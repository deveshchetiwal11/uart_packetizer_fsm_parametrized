==> flow/design.v <==
module uart_rx #(
    parameter CLKS_PER_BIT = 50_000_000/9600  
)(
    input clk,             
    input rst,             
    input serial_in,       
    output reg [7:0] data_out,    
    output reg data_valid         
);
    parameter IDLE         = 2'b00;   
    parameter START_BIT    = 2'b01;   
    parameter DATA_BITS    = 2'b10;   
    parameter STOP_BIT     = 2'b11;   
    reg [2:0] state     = 0;          
    reg [15:0] clock_count = 0;       
    reg [2:0] bit_index   = 0;        
    reg [7:0] rx_Data     = 0;        
    always @(posedge clk or posedge rst) begin
        if (rst) begin
            state <= IDLE;
            clock_count <= 0;
            bit_index <= 0;
            data_valid <= 0;
        end else begin
            data_valid <= 0;  
            case (state)
                IDLE : begin
                    if (~serial_in) begin  
                        state <= START_BIT;
                        clock_count <= 0;
                    end
                end
                START_BIT : begin
                    if (clock_count == (CLKS_PER_BIT - 1) / 2) begin
                        if (~serial_in) begin  
                            clock_count <= 0;
                            state <= DATA_BITS;
                        end else begin
                            state <= IDLE;  
                        end
                    end else begin
                        clock_count <= clock_count + 1;
                    end
                end
                DATA_BITS : begin
                    if (clock_count < CLKS_PER_BIT - 1) begin
                        clock_count <= clock_count + 1;
                    end else begin
                        clock_count <= 0;
                        rx_Data[bit_index] <= serial_in;  
                        if (bit_index < 7) begin
                            bit_index <= bit_index + 1;
                        end else begin
                            bit_index <= 0;
                            state <= STOP_BIT;
                        end
                    end
                end
                STOP_BIT : begin
                    if (clock_count < CLKS_PER_BIT - 1) begin
                        clock_count <= clock_count + 1;
                    end else begin
                        if (serial_in) begin
                            data_valid <= 1;
                            data_out <= rx_Data;  
                        end
                        state <= IDLE;  
                    end
                end
                default : state <= IDLE;
            endcase
        end
    end
endmodule
# --- Tool chain data of uart_rx ---
# The steps from the RTL of uart_rx to its reports follow in flow order.
# Lines are those of the file above, counted from 1.
# Operators: Yosys type, input widths -> output width; for muxes data width and select width s.
# Library cell names are shortened.
design:
  top: "uart_rx"
  clock: "clk"
  lib: "sky130hd"
  lib_corner: "tt_025C_1v80"

# --- Word level ---
# Source: Yosys, flattened and elaborated, memories not mapped. Widths are those after wreduce. Registers that Yosys merges into a memory's read port (data or address) are not register bits. Print and check cells do not count. Equal cells are merged and count once.
bits:
  reg_bits: 39
  output_inout_bits: 9
  wordCells: 51
  input_bits: 3
op_classes:
  n_reduce_logical: 7
  eq_ne: 10
  bitwise: 5
  shifts: 2
  add_sub_neg: 3
  cmp: 2
  muxes: 16
op_table:
  columns: ["op", "count"]
  rows:
  - ["$pmux 16 s4", 1]
  - ["$mux 16", 4]
  - ["$mux 3", 6]
  - ["$add 16x1->16 const B", 1]
  - ["$eq 16x12->1 const B", 1]
  - ["$lt 16x13->1 const B", 1]
  - ["$ne 2x2->1 const B", 6]
  - ["$pmux 3 s4", 1]
  - ["$shift 1x4->8", 1]
  - ["$shift 1x4->8 const A", 1]
  - ["$and 8x8->8", 1]
  - ["$or 8x8->8", 1]
  - ["$not 8->8", 1]
  - ["$eq 3x2->1 const B", 2]
  - ["$reduce_and 5->1", 1]
  - ["$reduce_and 2->1", 2]
  - ["$neg 3->4", 1]
  - ["$reduce_and 4->1", 1]
  - ["$reduce_bool 4->1", 1]
  - ["$add 3x1->3 const B", 1]
  - ["$eq 3x1->1 const B", 1]
  - ["$lt 3x3->1 const B", 1]
  - ["$logic_not 3->1", 1]
  - ["$reduce_and 3->1", 1]
  - ["$mux 1", 3]
  - ["$not 1->1", 2]
  - ["$mux 2", 1]

# --- Depth ---
# Longest topological path by Yosys (ltp), each cell counted once; first at word level (registers and memories cut), then after technology mapping (sequential cells cut; the memories' decode and read muxes count).
logic_depth:
  word_depth: 5
  ABC_AREA: 0
  depth_mapped: 9
  mapped_depth_nobuf: 7

# --- After synthesis ---
# The flow's flattened synthesis, as Yosys stat reports it; memories are mapped. The netlist is that of the ABC_AREA named above (0 if unset); the other value can give another one.
# Totals and module areas in this step are rounded.
synth_totals:
  buffers: 11
  seq_area_um2: 1030
  ffs: 38
  stdcells: 225
  yosys_area_um2: 2180
types:
  columns: ["cell_type", "count", "type_area_um2"]
  rows:
  - ["dfrtp_1", 22, 550.528]
  - ["edfxtp_1", 16, 480.461]
  - ["nand2_1", 31, 116.362]
  - ["a21oi_1", 17, 85.082]
  - ["o21ai_0", 17, 85.082]
  - ["ha_1", 6, 75.072]
  - ["nand3_1", 12, 60.058]
  - ["a31oi_1", 9, 56.304]
  - ["nor2_1", 14, 52.55]
  - ["a22o_1", 5, 43.792]
  - ["nor3_1", 7, 35.034]
  - ["buf_6", 3, 33.782]
  - ["and3_1", 5, 31.28]
  - ["clkbuf_8", 2, 27.526]
  - ["a31o_2", 3, 26.275]
  - ["and4_1", 3, 26.275]
  - ["inv_1", 7, 26.275]
  - ["a22oi_1", 3, 22.522]
# Not listed: further types 31, cells in them 43.

# --- Worst setup path after synthesis ---
# OpenSTA on the mapped netlist: ideal clock, no wires. The path of least setup slack (recovery checks aside). Input and output delay are each 20% of the period. Register names are those of the netlist, which keeps one name where synthesis merged equal registers.
synth_path:
  kind: "register to register"
  startpoint: "reg clock_count[0]"
  endpoint: "reg rx_Data[0]"
  tclk_ns: 3.07
  setup_slack_ns: 0.812
  stages: 8
  path_buffers: 1
  delay_ns: 2.258
  arrival_time_ns: 1.887
  setup_time_ns: 0.371
  period_less_setup_slack_ns: 2.258
# "delay_ns" = arrival - input delay + setup time.
# "stages" counts driving pins, that of a launching flip-flop among them; a cell with two outputs on the path counts twice.
# "period_less_setup_slack_ns" is the clock period less the worst setup slack; recovery checks do not enter. This is arithmetic on one report: input and output delays are still those of the set period (20% each).
# The rows between start and end are the longest chain of elaborated cells between them; the timing report does not say that the signal goes this way. Where chains are equally long, one stands for them.
# A line is the first line of the expression or statement that the cell stems from. Yosys adds cells for indexed reads and writes and turns some case tables into memories.
# A register here has more assigning lines than the two given.
synth_via:
  path_cell_list: "dfrtp_1 > ha_1 > a21o_1 > a311o_1 > a21oi_2 > or3_1 > clkbuf_1 > nor2_1"
  elab_chain_cells: 3
  cells_between: 3
synth_lines:
  columns: ["element", "line_no", "rtl"]
  rows:
  - ["from (decl)", 15, "reg [15:0] clock_count = 0;"]
  - ["from (assign)", 42, "clock_count <= clock_count + 1;"]
  - ["from (assign)", 47, "clock_count <= clock_count + 1;"]
  - ["$lt 16x13->1", 46, "if (clock_count < CLKS_PER_BIT - 1) begin"]
  - ["$not 1->1", null, null]
  - ["$reduce_and 3->1", null, null]
  - ["to (assign)", 50, "rx_Data[bit_index] <= serial_in;"]
  - ["to (decl)", 17, "reg [7:0] rx_Data     = 0;"]

# --- Path in the finished layout ---
# Path of least setup slack in the final report of flow run 1 (OpenROAD, finished layout, wires in). Where an end is a register, its clock arrival counts in the times.
layout_path:
  kind: "register to register"
  startpoint: "reg clock_count[0]"
  endpoint: "reg rx_Data[2]"
  path_buffers: 0
  stages: 7
  tclk_ns: 4.08
  arrival_time_ns: 2.55
  setup_time_ns: 0.36
  setup_slack_ns: 1.46
# The rows between start and end are the longest chain of elaborated cells between them; the timing report does not say that the signal goes this way. Where chains are equally long, one stands for them.
# A register here has more assigning lines than the two given.
layout_via:
  path_cell_list: "dfrtp_1 > ha_1 > a21o_1 > a311o_1 > a21oi_2 > or3_1 > nor2_1"
  elab_chain_cells: 3
  cells_between: 3
layout_lines:
  columns: ["element", "line_no", "rtl"]
  rows:
  - ["from (decl)", 15, "reg [15:0] clock_count = 0;"]
  - ["from (assign)", 42, "clock_count <= clock_count + 1;"]
  - ["from (assign)", 47, "clock_count <= clock_count + 1;"]
  - ["$lt 16x13->1", 46, "if (clock_count < CLKS_PER_BIT - 1) begin"]
  - ["$not 1->1", null, null]
  - ["$reduce_and 3->1", null, null]
  - ["to (assign)", 50, "rx_Data[bit_index] <= serial_in;"]
  - ["to (decl)", 17, "reg [7:0] rx_Data     = 0;"]

Subject: uart_rx on sky130hd, stored results

Hello all,

Measured data: module uart_rx, platform sky130hd, 2 stored runs of the flow under differing settings, order arbitrary. Input and output delays are each 20% of the period that was set; the output load is 0.01 pF.
"clock_period_reached_ns" is the run's clock period less its worst setup slack. It is reckoned from that one timing run; input and output delays stay at 20% of the period that was set.
"worst_path_time_ns" is the time allowed to the run's worst setup path (the clock period less input and output delay, where it has them) less its slack. Clock arrival times count: a late capture clock shortens it, a late launch clock lengthens it.
By "final_power_w" is meant OpenSTA's value without simulated activity: inputs other than the clock are taken to toggle once in ten clock periods, and the tool carries that through the logic.
Results are given in rounded form.

--- flow run 1 ---
==> flow/run.sh <==
#!/bin/bash
# the make line also repeats the synthesis and layout settings of config.mk as NAME=value (left out here)
make -C /OpenROAD-flow-scripts/flow DESIGN_CONFIG=/design/flow/config.mk WORK_HOME=/design/flow/orfs CLKGATE_MAP_FILE= finish
==> flow/config.mk <==
export PLATFORM = sky130hd
export DESIGN_NAME = uart_rx
export DESIGN_NICKNAME = uart_rx
export VERILOG_FILES = /design/flow/design.v
export SDC_FILE = /design/flow/constraint.sdc
export NUM_CORES = 4
export LEC_CHECK = 0
export CAP_MARGIN = 10
export CELL_PAD_IN_SITES_GLOBAL_PLACEMENT = 2
export CORE_MARGIN = 2
export CORE_UTILIZATION = 31
export CTS_CLUSTER_DIAMETER = 93
export MAX_ROUTING_LAYER = met4
export SETUP_SLACK_MARGIN = 0.7
export SLEW_MARGIN = 20
==> flow/constraint.sdc <==
create_clock -name core_clock -period 4.08 [get_ports {clk}]
set_input_delay 0.8160 -clock core_clock [delete_from_list [all_inputs] [get_ports {clk}]]
set_output_delay 0.8160 -clock core_clock [all_outputs]
set_load 0.01 [all_outputs]

==> results, as YAML <==
results:
  ys_area_um2: 2180
  die_area_um2: 7710
  final_cell_area_um2: 2440
  finish.utilization_pct: 35.9
  setup_ws_ns: 1.46
  total_negative_slack_ns: 0.000
  timing.hold.ws_ns: 0.462
  final_power_w: 0.00145
  clock_period_reached_ns: 2.616
  worst_path_time_ns: 2.62
  timing.worst_path_kind: "register to register"

--- flow run 2 ---
==> flow/run.sh <==
#!/bin/bash
# the make line also repeats the synthesis and layout settings of config.mk as NAME=value (left out here)
make -C /OpenROAD-flow-scripts/flow DESIGN_CONFIG=/design/flow/config.mk WORK_HOME=/design/flow/orfs CLKGATE_MAP_FILE= finish
==> flow/config.mk <==
export PLATFORM = sky130hd
export DESIGN_NAME = uart_rx
export DESIGN_NICKNAME = uart_rx
export VERILOG_FILES = /design/flow/design.v
export SDC_FILE = /design/flow/constraint.sdc
export NUM_CORES = 4
export LEC_CHECK = 0
export CAP_MARGIN = 30
export CELL_PAD_IN_SITES_GLOBAL_PLACEMENT = 2
export CORE_MARGIN = 2
export CORE_UTILIZATION = 65
export CTS_CLUSTER_SIZE = 33
export GPL_ROUTABILITY_DRIVEN = 1
export MIN_ROUTING_LAYER = met2
export PLACE_DENSITY = 0.41
export SETUP_SLACK_MARGIN = -0.0
export SLEW_MARGIN = 0
==> flow/constraint.sdc <==
create_clock -name core_clock -period 2.09 [get_ports {clk}]
set_input_delay 0.4180 -clock core_clock [delete_from_list [all_inputs] [get_ports {clk}]]
set_output_delay 0.4180 -clock core_clock [all_outputs]
set_load 0.01 [all_outputs]

==> results, as YAML <==
outcome: "no results, placement failed with GPL-0301"

Thanks
