==> flow/design.v <==
module fifo_buffer #(
    parameter DEPTH = 16,                     
    parameter DATA_WIDTH = 8,                 
    parameter ADDR_WIDTH = $clog2(DEPTH)      
) (
    input clk,                                
    input rst,                                
    input [DATA_WIDTH -1:0] data_in,          
    input write_en,                           
    input read_en,                            
    output [DATA_WIDTH -1:0] data_out,        
    output fifo_full,                         
    output fifo_empty,                        
    output data_out_valid                     
);
    reg [DATA_WIDTH -1:0] memory [0:DEPTH-1];
    reg [ADDR_WIDTH-1:0] wr_ptr, rd_ptr;
    reg [ADDR_WIDTH:0] fifo_count;
    always @(posedge clk or posedge rst) begin
        if (rst) begin
            wr_ptr <= 0;
            rd_ptr <= 0;
            fifo_count <= 0;
        end else begin
            if (write_en && (fifo_count < DEPTH)) begin
                memory[wr_ptr] <= data_in;
                wr_ptr <= wr_ptr + 1;
                fifo_count <= fifo_count + 1;
            end
            if (read_en && (fifo_count > 0)) begin
                rd_ptr <= rd_ptr + 1;
                fifo_count <= fifo_count - 1;  
            end
        end
    end
    assign data_out = memory[rd_ptr];
    assign fifo_full = (fifo_count == DEPTH);
    assign fifo_empty = (fifo_count == 0);
    assign data_out_valid = (fifo_count > 0);
endmodule
module uart_top #(
    parameter BAUD_RATE = 9600,
    parameter CLK_FREQ = 50_000_000
)(
    input clk,                    
    input rst,                    
    input [7:0] data_in,          
    input data_valid,             
    input tx_ready,               
    output serial_out,            
    output fifo_full,             
    output tx_busy               
);
    localparam CLKS_PER_BIT = CLK_FREQ / BAUD_RATE;
    wire fifo_empty;
    wire data_out_valid;
    wire [7:0] fifo_data_out;
    wire fifo_read_en;
    fifo_buffer #(
        .DEPTH(16),
        .DATA_WIDTH(8)
    ) fifo_inst (
        .clk(clk),
        .rst(rst),
        .data_in(data_in),
        .write_en(data_valid),
        .read_en(fifo_read_en),
        .data_out(fifo_data_out),
        .fifo_full(fifo_full),
        .fifo_empty(fifo_empty),
        .data_out_valid(data_out_valid)
    );
    uart_tx #(
        .CLKS_PER_BIT(CLKS_PER_BIT)
    ) uart_tx_inst (
        .clk(clk),
        .rst(rst),
        .tx_ready(tx_ready),
        .fifo_empty(fifo_empty),
        .fifo_data_out(fifo_data_out),
        .fifo_read(fifo_read_en),
        .serial_out(serial_out),
        .tx_busy(tx_busy)
    );
endmodule
module uart_tx #(
    parameter CLKS_PER_BIT = 50_000_000/9600  
) (
    input clk,
    input rst,
    input tx_ready,
    input fifo_empty,
    input [7:0] fifo_data_out,
    output reg fifo_read,
    output reg serial_out,
    output tx_busy
);
    parameter IDLE      = 2'b00;
    parameter START_BIT = 2'b01;
    parameter DATA_BITS = 2'b10;
    parameter STOP_BIT  = 2'b11;
    reg [1:0] state        = 0;
    reg [15:0] clock_count = 0;
    reg [2:0] bit_index    = 0;
    reg [7:0] Data         = 0;
    always @(posedge clk or posedge rst) begin
        if (rst) begin
            state       <= IDLE;
            serial_out  <= 1;
            tx_busy     <= 0;
            fifo_read   <= 0;
            clock_count <= 0;
            bit_index   <= 0;
        end else begin
            fifo_read <= 0;
            case (state)
                IDLE :
                  begin
                    serial_out <= 1;
                    clock_count <= 0;
                    bit_index <= 0;
                    if (~fifo_empty && tx_ready) begin
                        tx_busy <= 1;
                        Data <= fifo_data_out;
                        fifo_read <= 1;
                        state <= START_BIT;
                    end
                  end
                START_BIT :
                  begin
                    serial_out <= 0;
                    if (clock_count  < CLKS_PER_BIT - 1) begin
                        clock_count  <= clock_count  + 1;
                    end else begin
                        clock_count  <= 0;
                        state <= DATA_BITS;
                    end
                  end
                DATA_BITS :
                  begin
                    serial_out <= Data[bit_index];
                    if (clock_count  < CLKS_PER_BIT - 1) begin
                        clock_count <= clock_count + 1;
                    end else begin
                        clock_count <= 0;
                        if (bit_index < 7) begin
                            bit_index <= bit_index + 1;
                        end else begin
                            bit_index <= 0;
                            state <= STOP_BIT;
                        end
                    end
                  end
                STOP_BIT :
                  begin
                    serial_out <= 1;
                    if (clock_count < CLKS_PER_BIT - 1) begin
                        clock_count <= clock_count + 1;
                    end else begin
                        clock_count <= 0;
                        state <= IDLE;
                        tx_busy <= 0;
                    end
                  end
                default :
                  state <= IDLE;
            endcase
        end
    end
endmodule
# == Tool chain data of uart_top ==
# What the tools print for uart_top, step after step.
# Line numbers count from 1 in the design file above.
# Library cell names are shortened.
# Not given: -
# setup
top,uart_top
clock_port,clk
library,sky130hd
pvt_corner,tt_025C_1v80

# == Word-level counts ==
# Counts by Yosys on the flattened word-level netlist (proc, flatten, opt, wreduce). Print and check cells are left out.
# word_totals
reg_bits,173
word_cells,131
output_inout_bits,3
input_bits,12
# op_classes
reduce_and_logical,33
n_mux,20
add_sub_neg,6
cmp,4
bitwise,2
equal,39
n_shift,1
# ops
op,count
8-bit case mux with 16-bit select,1
4-bit == test with constant B,16
3-bit AND reduction,18
4-bit by 3-bit == test with 1-bit output with constant B,8
16-bit case mux with 2-bit select,1
16-bit by 1-bit adder with 16-bit output with constant B,1
16-bit by 13-bit < comparator with 1-bit output with constant B,1
4-bit by 2-bit == test with 1-bit output with constant B,4
16-bit two-way mux,1
5-bit two-way mux,2
2-bit two-way mux,5
2-bit inequality test with constant B,4
4-bit by 1-bit adder with 4-bit output with constant B,2
4-bit by 1-bit == test with 1-bit output with constant B,2
4-bit zero test,2
8-bit by 3-bit indexed select with 1-bit output,1
2-bit case mux with 4-bit select,1
2-bit nonzero test,3
6-bit AND reduction,1
3-bit case mux with 2-bit select,1
3-bit two-way mux,2
5-bit by 1-bit adder with 5-bit output with constant B,1
5-bit by 1-bit subtractor with 5-bit output with constant B,1
5-bit by 1-bit greater-than comparator with 1-bit output with constant B,1
5-bit < comparator with constant B,1
5-bit == test with constant B,1
5-bit zero test,1
2-bit == test with constant B,2
# Not listed: further kinds 14, cells in them 20.

# == Depth ==
# Longest topological path by Yosys (ltp), each cell counted once; first at word level (registers and memories cut), then after technology mapping (sequential cells cut; the memories' decode and read muxes count).
# depth
depth_word,5
ABC_AREA,0
ltp_mapped,9
ltp_nobuf,8

# == Synthesis result ==
# Source: synth_stat.txt of the flow (Yosys; design flattened, memories mapped). It holds for the ABC_AREA given above (unset counts as 0); a run with the other value may have another netlist.
# by_type
cell,count,area_total_um2
edfxtp_1,136,4.08E+03
dfrtp_1,36,900.864
ha_1,18,225.216
nand2_1,47,176.419
nor2_1,36,135.13
xnor2_1,15,131.376
a222oi_1,13,130.125
a21oi_1,24,120.115
a221oi_1,13,113.859
nand3_1,20,100.096
mux4_2,4,90.086
o21ai_0,17,85.082
a22oi_1,11,82.579
clkbuf_1,16,60.058
inv_1,15,56.304
a211oi_1,6,45.043
xor2_1,5,43.792
mux2i_1,4,40.038
# Not listed: further types 32, cells in them 71.
# mapped
cell_count,507
seq_area_um2,5011.1
n_buf,25
yosys_area_um2,7148.1
ff_cells,173
# The figures by module come from a second, unflattened synthesis with its own total; it is not the netlist above.
# unflattened
cells_unflattened,510
hier_area_um2,7224.4
# Each row is one instance without its submodules.
# by_module
module,n_cells,seq_area_um2,area_um2,instances
fifo_buffer,377,4169.0,5735.5,1
uart_tx #(CLKS_PER_BIT=5208),133,842.1,1488.9,1
uart_top,0,0.0,0.0,1

# == Timing after synthesis ==
# Path of least setup slack by OpenSTA after synthesis, without wires, with an ideal clock, recovery checks aside; 20% of the period is set as input and as output delay. Where synthesis merged equal registers, the netlist keeps one of their names.
# synth_path
path_kind,input to register
from,input port rst
to,register fifo_inst.memory[1][0]
path_stages,4
delay_ns,2.188
arrival_ns,2.599
path_slack_ns,0.987
n_path_buf,0
period_ns,3.97
input_delay_ns,0.794
t_first_pin_ns,0.794
required_ns,3.587
setup_ns,0.383
synth_period_reached_ns,2.983
# "delay_ns" = arrival - input delay + setup time.
# "path_stages": output pins that drive a net of the path, with the launching flip-flop's if there is one; two outputs of one cell count as two.
# "synth_period_reached_ns" is the clock period less the worst setup slack; recovery checks do not enter. This is arithmetic on one report: input and output delays are still those of the set period (20% each).
# The rows between start and end are the longest chain of elaborated cells between them; the timing report does not say that the signal goes this way. Where chains are equally long, one stands for them.
# Each line given opens the expression or statement behind the cell; cells for indexed reads and writes are added by Yosys, which also makes memories of some case tables.
# synth_via
path_cell_list,inv_1 -> and2_1 -> nand2_1 -> nor3_1
elab_chain_cells,2
cone_cells,2
cone_lines,0
classes_between,1 x logic; 1 x reduce/logical
# synth_lines
element,line,text
"start, declared",46,"input rst,"
1-bit NOT,-,
3-bit AND reduction,-,
"end, assigned",26,memory[wr_ptr] <= data_in;
"end, declared",16,reg [DATA_WIDTH -1:0] memory [0:DEPTH-1];

# == Timing after layout ==
# From the final timing report of entry A: the path of least setup slack in the routed layout; clock arrival at registers is part of the times.
# layout_path
path_kind,register to output
from,register fifo_inst.fifo_count[1]
to,output port fifo_full
output_delay_ns,0.66
path_slack_ns,0.53
t_first_pin_ns,0.43
required_ns,2.62
n_path_buf,1
path_stages,4
period_ns,3.28
arrival_ns,2.09
# The rows between start and end are the longest chain of elaborated cells between them; the timing report does not say that the signal goes this way. Where chains are equally long, one stands for them.
# A register here has more assigning lines than the two given.
# layout_via
path_cell_list,dfrtp_1 -> or4_4 -> nor2_1 -> clkdlybuf4s50_1
elab_chain_cells,1
cone_cells,1
cone_lines,1
classes_between,1 x eq/ne
# layout_lines
element,line,text
"start, declared",18,reg [ADDR_WIDTH:0] fifo_count;
"start, assigned",28,fifo_count <= fifo_count + 1;
"start, assigned",32,fifo_count <= fifo_count - 1;
5-bit == test,37,assign fifo_full = (fifo_count == DEPTH);
"end, declared",51,"output fifo_full,"

# Measured results for uart_top: 2 stored runs of the Yosys and OpenROAD flow on sky130hd. The settings differ; the order carries no meaning. The constraints put input and output delay at 20% of the set period each and load the outputs with 0.01 pF.
# By "worstPathTime_ns" is meant the share of the clock period that the worst setup path is allowed (20% is reserved at inputs, 20% at outputs), minus its slack. Clock arrival times at its registers enter into it.
# "design_power_w": no workload was simulated; the value follows from the tool's default switching activity.
# Among the settings, - means not set for that run.
item,entry A,entry B
period_ns,3.28,4.53
CAP_MARGIN,20,20
CORE_MARGIN,2,2
CORE_UTILIZATION,40,43
SLEW_MARGIN,20,20
CORE_ASPECT_RATIO,-,1.17
TNS_END_PERCENT,-,50
MAX_ROUTING_LAYER,-,met5
synth_chip_area_um2,7148.1,7148.1
dieArea_um2,18955.8,17673.6
post_route_stdcell_area_um2,8255.4,8116.5
final_util_frac,0.476,0.493
ws_setup_ns,0.531,1.579
final_setup_tns_ns,0.000,0.000
ws_hold_ns,0.490,0.484
design_power_w,0.006884,0.005016
worstPathTime_ns,2.09,2.05
worstPathKind,register to output,register to output
